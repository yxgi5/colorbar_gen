==> flow/design.v <==
module colorbar_gen #(
    parameter h_active      = 'd1920     ,
    parameter h_total       = 'd2200     ,
    parameter v_active      = 'd1080     ,
    parameter v_total       = 'd1125     ,
    parameter H_FRONT_PORCH =   'd88     ,
    parameter H_SYNCH       =   'd44     ,
    parameter H_BACK_PORCH  =  'd148     ,
    parameter V_FRONT_PORCH =    'd4     ,
    parameter V_SYNCH       =    'd5     ,
    parameter mode          =     0              
)
( 
    input                         rstn       , 
    input                         clk        , 
    output         reg            fv         , 
    output         reg            lv         , 
	output  [35:0]                data       ,
	output         reg            de         ,
    output         reg            vsync      ,
    output         reg            hsync      
);
reg [11:0] pixcnt; 
reg [11:0] linecnt;
reg [10:0] fv_cnt;
reg [11:0] color_cntr;	
reg        q_fv;
reg [7:0]  rstn_cnt;
reg [11:0] ative_line_cnt;
always @(posedge clk or negedge rstn) 
if (!rstn) 
	 rstn_cnt <= 0;
else
	 rstn_cnt <= rstn_cnt[7] ? rstn_cnt : rstn_cnt+1;
always @(posedge clk or negedge rstn_cnt[7]) 
begin 
    if (!rstn_cnt[7]) 
    begin 
		fv_cnt    <= 0;  
		pixcnt    <= 12'd0; 
		linecnt   <= 12'd0;
		lv        <= 1'b0;  
		fv        <= 1'b0;  
		q_fv      <= 0;                                    
		hsync     <= 0;
		vsync     <= 0;         
    end
    else 
	begin 
		fv_cnt    <= (fv_cnt==11'h7FF)  ? 11'h7FF  : fv_cnt+ (~fv&q_fv);
		pixcnt    <= (pixcnt<h_total-1) ? pixcnt+1 : 0;  
		linecnt   <= (linecnt==v_total-1 && pixcnt ==h_total-1)  ? 0         :  
				   (linecnt< v_total-1 && pixcnt ==h_total-1)  ? linecnt+1 : linecnt; 
		lv        <= (pixcnt>12'd0)   & (pixcnt<=h_active) & (linecnt> 0 & linecnt<=v_active); 
		fv        <= (linecnt>=12'd0) & (linecnt<=v_active+1);
		q_fv      <= fv; 
		de        <= (pixcnt > 12'd0) & (pixcnt <= h_active) & ((linecnt > 0) & (linecnt <= v_active));
		hsync     <= (pixcnt>h_active+H_FRONT_PORCH)   & (pixcnt<=h_active+H_FRONT_PORCH+H_SYNCH); 
		vsync     <= (linecnt>=v_active+V_FRONT_PORCH) & (linecnt<v_active+V_FRONT_PORCH+V_SYNCH);       	   
    end 
end 		 
always @(posedge clk or negedge rstn_cnt[7])
if(!rstn_cnt[7])
	 color_cntr <= 0;
else
	 color_cntr <= lv ? color_cntr+1 : 0;
always @(posedge clk or negedge rstn_cnt[7])
if(!rstn_cnt[7])
	 ative_line_cnt <= 0;
else
	 ative_line_cnt <= fv ? (pixcnt ==h_total-1)?ative_line_cnt+1: ative_line_cnt : 0;
reg [35:0] pix_rgb;
always @(posedge clk or negedge rstn_cnt[7])
begin
	if(!rstn_cnt[7])
	begin
		pix_rgb  <= 36'b0;
	end
	else
	begin
		if((color_cntr%480)<160)
		begin
			pix_rgb <= {12'hF_FF, 12'h00, 12'h00} ;
		end
		else if((color_cntr%480)<320)
		begin
			pix_rgb <= {12'h00, 12'hF_FF, 12'h00} ;
		end
		else
		begin
			pix_rgb <= {12'h00, 12'h00, 12'hF_FF} ;
		end
	end
end
assign data = pix_rgb;
endmodule
[Reports on colorbar_gen]
Tool output for the design above, in the order of the flow.
Lines are those of the file above, counted from 1.
Operators: Yosys type, input widths -> output width; for muxes data width and select width s.
Library cell names are shortened.
The mark - stands for no value.
Set-up
  design top: colorbar_gen
  clock port: clk
  standard-cell library: sky130hd
  timing corner: tt_025C_1v80

[Word level]
Source: Yosys, flattened and elaborated, memories not mapped. Widths are those after wreduce. Registers that Yosys merges into a memory's read port (data or address) are not register bits. Print and check cells do not count. Equal cells are merged and count once.
Word-level totals
  register bits: 85
  input bits: 2
  output and inout bits: 41
  elaborated cells: 48
Operators by class
  $add $sub $neg: 4
  div/mod/pow operators: 1
  order comparisons: 14
  eq/ne operators: 2
  muxes and demuxes: 7
  bitwise gates (word level): 6
  reduce/logical cells: 3
Operators by type and width (count)
  $mod 12x9->32 const B: 1
  $mux 12: 4
  $add 12x1->12 const B: 3
  $le 12x11->1 const B: 3
  $mux 36: 1
  $lt 32x8->1 const B: 1
  $lt 32x9->1 const B: 1
  $gt 12x1->1 const B: 2
  $lt 12x11->1 const B: 2
  $mux 24: 1
  $ge 12x1->1 const B: 1
  $ge 12x11->1 const B: 1
  $gt 12x11->1 const B: 1
  $eq 12x11->1 const B: 1
  $le 12x12->1 const B: 1
  $lt 12x12->1 const B: 1
  $eq 12x12->1 const B: 1
  $add 8x1->8 const B: 1
  $mux 8: 1
  $and 1x1->1: 6
  $logic_and 1x1->1: 2
  $reduce_bool 2->1: 1

[Depth]
Depth = most cells in a row (Yosys ltp): at word level without a register or memory, in the mapped netlist without a sequential cell, where the memories' decode and read muxes count.
Logic depth
  word-level depth: 4
  ABC_AREA: 0
  mapped depth: 12
  depth with buffers taken out: 9

[Synthesis result]
The flow's flattened synthesis, as Yosys stat reports it; memories are mapped. The netlist is that of the ABC_AREA named above (0 if unset); the other value can give another one.
Mapped netlist
  cells in the netlist: 352
  chip area (Yosys): 3225.6 µm²
  sequential area: 1306.3 µm²
  flip-flops: 52
  buffers: 51
Cells by type
  dfrtp_1: count 51, area in all 1.28E+03 µm²
  buf_4: count 33, area in all 247.738 µm²
  xnor2_1: count 18, area in all 157.651 µm²
  nor2_1: count 32, area in all 120.115 µm²
  ha_1: count 9, area in all 112.608 µm²
  xor2_1: count 12, area in all 105.101 µm²
  nand2_1: count 26, area in all 97.594 µm²
  nand3_1: count 18, area in all 90.086 µm²
  o21ai_0: count 12, area in all 60.058 µm²
  nand4_1: count 9, area in all 56.304 µm²
  a21oi_1: count 11, area in all 55.053 µm²
  and2_1: count 8, area in all 50.048 µm²
  or3_1: count 8, area in all 50.048 µm²
  buf_2: count 9, area in all 45.043 µm²
  a31oi_1: count 7, area in all 43.792 µm²
  inv_1: count 11, area in all 41.29 µm²
  a21boi_0: count 5, area in all 37.536 µm²
  nand2b_1: count 5, area in all 31.28 µm²
Not listed: further types 36, cells in them 68.

[Worst setup path after synthesis]
Source: OpenSTA report_checks on the synthesized netlist (no wires, ideal clock, input and output delay 20% of the period each), path of least setup slack; recovery checks are left aside. Register names are those of the netlist, which keeps one name where synthesis merged equal registers.
Timing after synthesis
  path type: register to register
  start: register color_cntr[9]
  end: register pix_rgb[23]
  clock period: 4.04 ns
  library setup time: 0.072 ns
  launch time at the first pin: 0.000 ns
  data arrival time: 2.332 ns
  required time: 3.968 ns
  slack: 1.636 ns
  path delay: 2.404 ns
  stages on the path: 13
  buffers on the path: 3
  period reached after synthesis: 2.404 ns
"path delay" is the arrival time less input delay plus setup time.
"stages on the path" counts driving pins, that of a launching flip-flop among them; a cell with two outputs on the path counts twice.
"period reached after synthesis" = period - worst setup slack (recovery checks aside). The figure is calculated, with input and output delays left at 20% of the set period.
The rows between start and end are the longest chain of elaborated cells between them; the timing report does not say that the signal goes this way. Where chains are equally long, one stands for them.
Each line given opens the expression or statement behind the cell; cells for indexed reads and writes are added by Yosys, which also makes memories of some case tables.
At most two assigning lines are given for a register; there are more.
On the way, after synthesis
  cell sequence: dfrtp_1 buf_2 and3_1 buf_2 ha_1 nand3_1 a21oi_1 or2_0 clkbuf_1 a31oi_1 o221a_2 o311a_1 nor2_1
  cells in the longest elaborated chain: 4
  elaborated cells between the ends (all ways): 5
  those cells by class: 1 x div; 2 x compare; 2 x mux
Ends and longest elaborated chain, after synthesis
  from (decl): RTL line 26  | reg [11:0] color_cntr;
  from (assign): RTL line 64  | color_cntr <= 0;
  from (assign): RTL line 66  | color_cntr <= lv ? color_cntr+1 : 0;
  $mod 12x9->32: RTL line 85  | else if((color_cntr%480)<320)
  $lt 32x9->1: RTL line 85
  $mux 24: RTL line 85
  $mux 36: RTL line 81  | if((color_cntr%480)<160)
  to (assign): RTL line 83  | pix_rgb <= {12'hF_FF, 12'h00, 12'h00} ;
  to (assign): RTL line 87  | pix_rgb <= {12'h00, 12'hF_FF, 12'h00} ;
  to (decl): RTL line 72  | reg [35:0] pix_rgb;

[Worst path after layout]
Path of least setup slack in the final report of record 1 (OpenROAD, finished layout, wires in). Where an end is a register, its clock arrival counts in the times.
Timing post-layout
  path type: register to register
  start: register color_cntr[10]
  end: register pix_rgb[23]
  clock period: 1.64 ns
  library setup time: 0.07 ns
  launch time at the first pin: 0.31 ns
  data arrival time: 2.43 ns
  required time: 1.88 ns
  slack: -0.55 ns
  stages on the path: 10
  buffers on the path: 0
The rows between start and end are the longest chain of elaborated cells between them; the timing report does not say that the signal goes this way. Where chains are equally long, one stands for them.
At most two assigning lines are given for a register; there are more.
On the way, post-layout
  cell sequence: dfrtp_1 and3_4 ha_4 nor2b_2 o21ai_1 a32oi_2 a311oi_1 o221a_2 o311a_1 nor2_1
  cells in the longest elaborated chain: 4
  elaborated cells between the ends (all ways): 5
  those cells by class: 1 x div; 2 x compare; 2 x mux
Ends and longest elaborated chain, post-layout
  from (decl): RTL line 26  | reg [11:0] color_cntr;
  from (assign): RTL line 64  | color_cntr <= 0;
  from (assign): RTL line 66  | color_cntr <= lv ? color_cntr+1 : 0;
  $mod 12x9->32: RTL line 85  | else if((color_cntr%480)<320)
  $lt 32x9->1: RTL line 85
  $mux 24: RTL line 85
  $mux 36: RTL line 81  | if((color_cntr%480)<160)
  to (assign): RTL line 83  | pix_rgb <= {12'hF_FF, 12'h00, 12'h00} ;
  to (assign): RTL line 87  | pix_rgb <= {12'h00, 12'hF_FF, 12'h00} ;
  to (decl): RTL line 72  | reg [35:0] pix_rgb;

==> results <==
Top module colorbar_gen; platform sky130hd; tools Yosys and OpenROAD; 2 stored runs in no particular order. Input and output delays are each 20% of the period that was set; the output load is 0.01 pF.
"achieved clock period (ns)": clock period set for the run, less the worst setup slack. It is reckoned from that one timing run; input and output delays stay at 20% of the period that was set.
"worst setup path time (ns)" = time allowed to the worst setup path (clock period - input delay - output delay, where it has them) - its slack; a late launch clock adds to it, a late capture clock takes from it.
By "finish__power__total" is meant OpenSTA's value without simulated activity: inputs other than the clock are taken to toggle once in ten clock periods, and the tool carries that through the logic.

settings of record 1
{
  "period_ns": 1.64,
  "CORE_UTILIZATION": 39,
  "SETUP_SLACK_MARGIN": 0.01,
  "PLACE_DENSITY_LB_ADDON": 0.07,
  "CELL_PAD_IN_SITES_GLOBAL_PLACEMENT": 3,
  "CELL_PAD_IN_SITES_DETAIL_PLACEMENT": 1,
  "CTS_CLUSTER_DIAMETER": 368,
  "CAP_MARGIN": 15,
  "MIN_ROUTING_LAYER": "met1",
  "MAX_ROUTING_LAYER": "met4",
  "CORE_MARGIN": 2,
  "SLEW_MARGIN": 20
}
report of record 1
yosys chip area after synthesis (um^2): 3225.6
finish__design__die__area: 9014.5
finish__design__instance__area__stdcell: 4631.9
finish__design__instance__utilization: 0.5695
finish__timing__setup__ws: -0.551
finish__timing__setup__tns: -5.687
finish__timing__hold__ws: 0.277
finish__power__total: 2.091e-03
achieved clock period (ns): 2.191
worst setup path time (ns): 2.19
worst setup path kind: register to register

settings of record 2
{
  "period_ns": 2.53,
  "CORE_UTILIZATION": 32,
  "PLACE_DENSITY_LB_ADDON": 0.0,
  "HOLD_SLACK_MARGIN": -0.0,
  "CORE_MARGIN": 10,
  "CELL_PAD_IN_SITES_GLOBAL_PLACEMENT": 0,
  "TNS_END_PERCENT": 85,
  "CTS_CLUSTER_SIZE": 15,
  "CAP_MARGIN": 30,
  "MAX_ROUTING_LAYER": "met4",
  "SLEW_MARGIN": 20
}
report of record 2
yosys chip area after synthesis (um^2): 3225.6
finish__design__die__area: 14496.2
finish__design__instance__area__stdcell: 3729.8
finish__design__instance__utilization: 0.3798
finish__timing__setup__ws: 0.140
finish__timing__setup__tns: 0.000
finish__timing__hold__ws: 0.317
finish__power__total: 1.352e-03
achieved clock period (ns): 2.390
worst setup path time (ns): 2.39
worst setup path kind: register to register
